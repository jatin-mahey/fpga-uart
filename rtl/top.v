==> flow/design.v <==
module encryptor(
    input clk,
    input encrypt_enable,
    input [9:0] data_in,
    output reg [7:0] data_out = 8'b00000000,
    output reg cy_status = 1'b0
);
localparam READY = 2'b00;
localparam LFSR  = 2'b01;
localparam CRYPT = 2'b10;
localparam SEND  = 2'b11;
reg [1:0] state;
reg [7:0] lfsr_reg = 8'b10111011;      
reg [7:0] prev_output = 8'b10101110;   
always@(posedge clk) begin 
    case (state)
        READY : begin cy_status = 1'b0; if (encrypt_enable) state <= LFSR; end 
        LFSR : state <= CRYPT;
        CRYPT : state <= SEND;
        SEND  : begin state <= READY; cy_status = 1'b1; end
        default : state <= READY;            
    endcase
end
always @(posedge clk) begin
    if(state == CRYPT) begin
        data_out <= lfsr_reg ^ prev_output ^ data_in[8:1];
        prev_output <= data_out;
    end  
end
always @(posedge clk) begin
    if(state == LFSR) begin
        lfsr_reg <= {lfsr_reg[6:0], lfsr_reg[7] ^ lfsr_reg[5] ^ lfsr_reg[4] ^ lfsr_reg[3] };
    end  
end
endmodule
module receiver(
    input clk,
    input read_enable,
    input uart_rx,
    output reg [9:0] data_out = 10'b0000000000,
    output reg rx_status = 1'b0
);
parameter BIT_TIMER_MAX = 5860;
parameter BIT_TIMER_MAX_HALF = 2930;
parameter BIT_INDEX_MAX = 10;
reg [13:0] bittimer;
wire bitdone;
wire waitdone;
integer bitindex;
wire rxbit;
reg [9:0] rxdata = 10'b0000000000;
reg [1:0] state;
localparam READY     = 2'b00;
localparam WAIT_BIT  = 2'b01;
localparam LOAD_BIT  = 2'b10;
localparam READ_BIT  = 2'b11;
always@(posedge clk) begin 
    case (state)
        READY     : begin
            if (read_enable) begin rx_status = 1'b0; if(uart_rx == 1'b0) state <= WAIT_BIT; end end
        WAIT_BIT  : begin if(waitdone) begin if(uart_rx == 1'b0) state <= LOAD_BIT; end end
        LOAD_BIT  : state <= READ_BIT;
        READ_BIT  : begin
            if(bitdone) begin 
                if(bitindex == BIT_INDEX_MAX) 
                    begin data_out <= rxdata; state <= READY; rx_status = 1'b1; end
                else state <= LOAD_BIT;
                end
            end
        default : state <= READY;            
    endcase
end
always@(posedge clk) begin
    if(state == READY) 
        bittimer <= "00000000000000";
    else if (state == WAIT_BIT) begin
        if(waitdone)
            bittimer <= "00000000000000";
        else
            bittimer <= bittimer + 1'b1;
    end
    else begin
        if(bitdone)
            bittimer <= "00000000000000";
        else 
            bittimer <= bittimer + 1'b1;
    end        
end
assign bitdone = (bittimer == BIT_TIMER_MAX)? 1'b1 : 1'b0;
assign waitdone = (bittimer == BIT_TIMER_MAX_HALF)? 1'b1 : 1'b0;
always @(posedge clk) begin
    if(state == READY) begin
        bitindex <= 0;
    end
    else if (state == LOAD_BIT) begin
        rxdata[bitindex] <= rxbit;
        bitindex <= bitindex + 1;
    end
end
assign rxbit = uart_rx;
endmodule
module top(
    input clk,
    input read_enable,
    input uart_rx,
    output uart_tx,
    output status
);
wire send_enable;
wire encrypt_enable;
wire [9:0] received_data;
wire [7:0] encrypted_data;
receiver    rx (clk,  read_enable,     uart_rx,         received_data,   encrypt_enable);
encryptor   cy (clk,  encrypt_enable,  received_data,   encrypted_data,  send_enable);
transmitter tx (clk,  send_enable,     encrypted_data,  uart_tx,         status);
endmodule
module transmitter(
    input clk,
    input send_enable,
    input [7:0] data,
    output reg uart_tx = 1'b1,
    output reg tx_status = 1'b0
);
parameter BIT_TIMER_MAX = 14'd10416;
parameter BIT_INDEX_MAX = 10;
reg [13:0] bittimer = 14'b0;
wire bitdone;
integer bitindex;
reg [9:0] txdata;
reg [1:0] state;
localparam READY    = 2'b00;
localparam LOAD_BIT = 2'b01;
localparam SEND_BIT = 2'b10;
always@(posedge clk) begin 
    case (state)
        READY    : begin   
            tx_status <= 1'b0;
            if(send_enable == 1'b1)
                begin
                    tx_status <= 1'b0;
                    state <= LOAD_BIT;
                end
            end         
        LOAD_BIT : state <= SEND_BIT;
        SEND_BIT : begin
            if(bitdone) begin 
                if(bitindex == BIT_INDEX_MAX) 
                    begin
                        state <= READY;
                        tx_status <= 1'b1;
                    end
                else
                    state <= LOAD_BIT;
                end
            end
        default : state <= READY;            
    endcase
end
always@(posedge clk) begin
    if(state == READY) 
        bittimer <= 14'b0;
    else begin
        if(bitdone)
            bittimer <= 14'b0;
        else 
            bittimer <= bittimer + 1;
    end        
end 
assign bitdone = (bittimer == BIT_TIMER_MAX)? 1'b1 : 1'b0 ;
always @(posedge clk) begin
    if(send_enable) 
        txdata <= {1'b1, data, 1'b0};
    end
always @(posedge clk) begin
    if(state == READY) begin
        uart_tx <= 1'b1;
        bitindex <= 0;
    end 
    else if (state == LOAD_BIT) begin
        uart_tx <= txdata[bitindex];
        bitindex <= bitindex +1;
    end 
end
endmodule
Tool chain data of top
Tool output for the design above, in the order of the flow.
Line numbers count from 1 in the design file above.
Operators: Yosys type, input widths -> output width; for muxes data width and select width s.
Library cell names are shortened.
{"block": "inputs", "top_module": "top", "clock": "clk", "library": "sky130hd", "corner": "tt_025C_1v80"}

Word-level counts
Counts by Yosys on the flattened word-level netlist (proc, flatten, opt, wreduce; memories kept). Register bits leave out memories and registers merged into their read ports (data or address). Print and check cells are left out. Cells with the same type and inputs are merged into one.
{"block": "classes", "mux": 27, "n_eq": 23, "n_div": 0, "n_logic": 10, "compare": 0, "n_mul": 0, "n_shift": 3, "n_addsub": 5, "reduce_logical": 16}
{"block": "op_table", "op": "$add 32x2->32 const B", "n": 2}
{"block": "op_table", "op": "$eq 32x5->1 const B", "n": 2}
{"block": "op_table", "op": "$mux 14", "n": 3}
{"block": "op_table", "op": "$shift 1x33->10", "n": 1}
{"block": "op_table", "op": "$shift 1x33->10 const A", "n": 1}
{"block": "op_table", "op": "$neg 32->33", "n": 1}
{"block": "op_table", "op": "$shiftx 10x32->1", "n": 1}
{"block": "op_table", "op": "$add 14x1->14 const B", "n": 2}
{"block": "op_table", "op": "$mux 2", "n": 9}
{"block": "op_table", "op": "$xor 8x8->8", "n": 2}
{"block": "op_table", "op": "$pmux 2 s4", "n": 2}
{"block": "op_table", "op": "$eq 14x12->1 const B", "n": 1}
{"block": "op_table", "op": "$eq 14x13->1 const B", "n": 1}
{"block": "op_table", "op": "$eq 14x14->1 const B", "n": 1}
{"block": "op_table", "op": "$ne 2x2->1 const B", "n": 6}
{"block": "op_table", "op": "$and 10x10->10", "n": 1}
{"block": "op_table", "op": "$or 10x10->10", "n": 1}
{"block": "op_table", "op": "$not 10->10", "n": 1}
{"block": "op_table", "op": "$eq 2x2->1 const B", "n": 5}
{"block": "op_table", "op": "$mux 1", "n": 9}
{"block": "op_table", "op": "$ne 2x1->1 const B", "n": 4}
{"block": "op_table", "op": "$reduce_bool 4->1", "n": 2}
{"block": "op_table", "op": "$eq 2x1->1 const B", "n": 3}
{"block": "op_table", "op": "$logic_not 2->1", "n": 3}
{"block": "op_table", "op": "$reduce_and 2->1", "n": 3}
{"block": "op_table", "op": "$reduce_or 2->1", "n": 3}
{"block": "op_table", "op": "$reduce_and 3->1", "n": 2}
{"block": "op_table", "op": "$reduce_and 6->1", "n": 1}
Other operator kinds: 6; their cells: 11.
{"block": "word_totals", "regBits": 153, "inputBits": 3, "rom_bits": 0, "clocked_rd_ports_x_width": 0, "latchBits": 0, "output_inout_bits": 2, "ramBits": 0, "wordCells": 101, "n_memories": 0}

Longest topological paths
Depth = most cells in a row (Yosys ltp): at word level without a register or memory, in the mapped netlist without a sequential cell, where the memories' decode and read muxes count.
{"block": "logic_depth", "word_depth": 5, "ABC_AREA": 0, "ltp_mapped": 12, "depth_no_buf": 10}

Mapped cells and area
Yosys stat after the flow's synthesis: flattened, memories mapped to cells. It holds for the ABC_AREA given above (unset counts as 0); a run with the other value may have another netlist.
{"block": "synth_totals", "cells": 813, "flip_flops": 154, "area_um2": 7541.0}
{"block": "types", "type": "dfxtp_1", "n": 101, "type_area_um2": 2.02E+03}
{"block": "types", "type": "edfxtp_1", "n": 53, "type_area_um2": 1.59E+03}
{"block": "types", "type": "xnor2_1", "n": 56, "type_area_um2": 490.47}
{"block": "types", "type": "nor2_1", "n": 117, "type_area_um2": 439.171}
{"block": "types", "type": "xor2_1", "n": 37, "type_area_um2": 324.061}
{"block": "types", "type": "nand2_1", "n": 57, "type_area_um2": 213.955}
{"block": "types", "type": "nand4_1", "n": 29, "type_area_um2": 181.424}
{"block": "types", "type": "nand3_1", "n": 35, "type_area_um2": 175.168}
{"block": "types", "type": "o21ai_0", "n": 32, "type_area_um2": 160.154}
{"block": "types", "type": "nor3_1", "n": 29, "type_area_um2": 145.139}
{"block": "types", "type": "a21oi_1", "n": 27, "type_area_um2": 135.13}
{"block": "types", "type": "clkbuf_1", "n": 36, "type_area_um2": 135.13}
{"block": "types", "type": "nor4_1", "n": 21, "type_area_um2": 131.376}
{"block": "types", "type": "ha_1", "n": 10, "type_area_um2": 125.12}
{"block": "types", "type": "inv_1", "n": 30, "type_area_um2": 112.608}
{"block": "types", "type": "or3_1", "n": 15, "type_area_um2": 93.84}
{"block": "types", "type": "and4_1", "n": 9, "type_area_um2": 78.826}
{"block": "types", "type": "and3_1", "n": 11, "type_area_um2": 68.816}
Not listed: further types 51, cells in them 108.
The figures by module come from a second, unflattened synthesis with its own total; it is not the netlist above.
{"block": "unflattened", "hier_cells": 847, "hier_area_um2": 8047.7}
Rows give one instance, submodules left out.
{"block": "modules", "module": "receiver", "area_um2": 4257.8, "cells": 486, "n_inst": 1}
{"block": "modules", "module": "transmitter", "area_um2": 2771.4, "cells": 309, "n_inst": 1}
{"block": "modules", "module": "encryptor", "area_um2": 1018.5, "cells": 52, "n_inst": 1}
{"block": "modules", "module": "top", "area_um2": 0.0, "cells": 0, "n_inst": 1}

Worst setup path after synthesis
Path of least setup slack by OpenSTA after synthesis, without wires, with an ideal clock, recovery checks aside; 20% of the period is set as input and as output delay. Where synthesis merged equal registers, the netlist keeps one of their names.
{"block": "synth_path", "path_type": "reg2reg", "startpoint": "register rx.bitindex[0]", "endpoint": "register rx.rxdata[1]", "path_slack_ns": 0.470, "launch_ns": 0.000, "path_delay_ns": 3.470, "t_required_ns": 3.678, "setup_ns": 0.262, "arrival_time_ns": 3.208, "driving_pins": 13, "tclk_ns": 3.94, "period_less_setup_slack_ns": 3.47}
"path_delay_ns" = arrival - input delay + setup time.
"driving_pins": output pins that drive a net of the path, with the launching flip-flop's if there is one; two outputs of one cell count as two.
"period_less_setup_slack_ns" = period - worst setup slack (recovery checks aside). The figure is calculated, with input and output delays left at 20% of the set period.
Between the ends stands the longest chain of elaborated cells between them, by number of cells; it is not shown to be the way that was timed. Of several equally long chains one is given.
A line is the first line of the expression or statement that the cell stems from. Yosys adds cells for indexed reads and writes and turns some case tables into memories.
Where a signal picks the word or bit written, the line may be left out of the assigning lines.
{"block": "synth_via", "cell_sequence": "dfxtp_1 > clkbuf_1 > inv_1 > ha_1 > or4b_1 > clkbuf_1 > xnor2_1 > o31ai_1 > o2111ai_1 > a2111oi_4 > nand4_2 > or4b_1 > mux2_1", "elab_chain_len": 5}
{"block": "synth_rtl", "element": "start, declared", "line_no": 49, "source": "integer bitindex;"}
{"block": "synth_rtl", "element": "start, assigned", "line_no": 93, "source": "bitindex <= 0;"}
{"block": "synth_rtl", "element": "start, assigned", "line_no": 97, "source": "bitindex <= bitindex + 1;"}
{"block": "synth_rtl", "element": "$neg 32->33", "line_no": 96, "source": "rxdata[bitindex] <= rxbit;"}
{"block": "synth_rtl", "element": "$shift 1x33->10", "line_no": 96}
{"block": "synth_rtl", "element": "$not 10->10", "line_no": 96}
{"block": "synth_rtl", "element": "$and 10x10->10", "line_no": 96}
{"block": "synth_rtl", "element": "$or 10x10->10", "line_no": 96}
{"block": "synth_rtl", "element": "end, declared", "line_no": 51, "source": "reg [9:0] rxdata = 10'b0000000000;"}

Worst path after layout
From the final timing report of job 2: the path of least setup slack in the routed layout; clock arrival at registers is part of the times.
{"block": "layout_path", "path_type": "reg2reg", "startpoint": "register rx.bitindex[1]", "endpoint": "register rx.rxdata[5]", "launch_ns": 0.42, "driving_pins": 12, "path_slack_ns": -0.70, "tclk_ns": 2.47, "setup_ns": 0.25, "t_required_ns": 2.65, "arrival_time_ns": 3.35}
Between the ends stands the longest chain of elaborated cells between them, by number of cells; it is not shown to be the way that was timed. Of several equally long chains one is given.
Where a signal picks the word or bit written, the line may be left out of the assigning lines.
{"block": "layout_via", "cell_sequence": "dfxtp_2 > inv_4 > ha_4 > or4b_4 > buf_4 > buf_4 > nor2_2 > xor2_1 > a2111oi_4 > nand4_2 > or4b_1 > mux2_1", "elab_chain_len": 5}
{"block": "layout_rtl", "element": "start, declared", "line_no": 49, "source": "integer bitindex;"}
{"block": "layout_rtl", "element": "start, assigned", "line_no": 93, "source": "bitindex <= 0;"}
{"block": "layout_rtl", "element": "start, assigned", "line_no": 97, "source": "bitindex <= bitindex + 1;"}
{"block": "layout_rtl", "element": "$neg 32->33", "line_no": 96, "source": "rxdata[bitindex] <= rxbit;"}
{"block": "layout_rtl", "element": "$shift 1x33->10", "line_no": 96}
{"block": "layout_rtl", "element": "$not 10->10", "line_no": 96}
{"block": "layout_rtl", "element": "$and 10x10->10", "line_no": 96}
{"block": "layout_rtl", "element": "$or 10x10->10", "line_no": 96}
{"block": "layout_rtl", "element": "end, declared", "line_no": 51, "source": "reg [9:0] rxdata = 10'b0000000000;"}

Lab notebook: top

Module top, platform sky130hd: 2 stored runs of the flow (Yosys, OpenROAD) with differing settings, in no particular order. Input and output delays are each 20% of the period that was set; the output load is 0.01 pF.
"achieved_period_ns" = clock period - worst setup slack. The figure is calculated, with input and output delays left at 20% of the set period.
"timing.worst_path_ns": the worst setup path's part of the clock period (all of it between registers, 20% less for each end at a port) less its slack. A launch clock that arrives late makes it longer, a capture clock that arrives late makes it shorter.
"fin_power_uw" is the tool's figure for a default switching activity; nothing was simulated.

{"run": "job 1", "settings": { "period_ns": 3.19, "CORE_UTILIZATION": 65, "PLACE_DENSITY_LB_ADDON": 0.17, "CORE_MARGIN": 3, "CELL_PAD_IN_SITES_GLOBAL_PLACEMENT": 3, "TNS_END_PERCENT": 15, "ABC_AREA": 1, "GPL_TIMING_DRIVEN": 0, "CTS_CLUSTER_DIAMETER": 284, "MIN_ROUTING_LAYER": "met2", "MAX_ROUTING_LAYER": "met5", "CAP_MARGIN": 20, "SLEW_MARGIN": 20 }, "outcome": "incomplete, placement halted on FLW-0024"}
{"run": "job 2", "settings": { "period_ns": 2.47, "CAP_MARGIN": 20, "CORE_MARGIN": 2, "CORE_UTILIZATION": 40, "SLEW_MARGIN": 20 }, "results": { "stdcell_area_um2": 9596.7, "holdWs_ns": 0.446, "post_route_util_frac": 0.516, "setup_tns_ns": -4.660, "timing.worst_path_ns": 3.17, "critical_path_type": "reg2reg", "achieved_period_ns": 3.175, "design.die.area_um2": 19967.1, "synthArea_um2": 7541.0, "fin_power_uw": 5698, "timing.setup.ws_ns": -0.705 }}
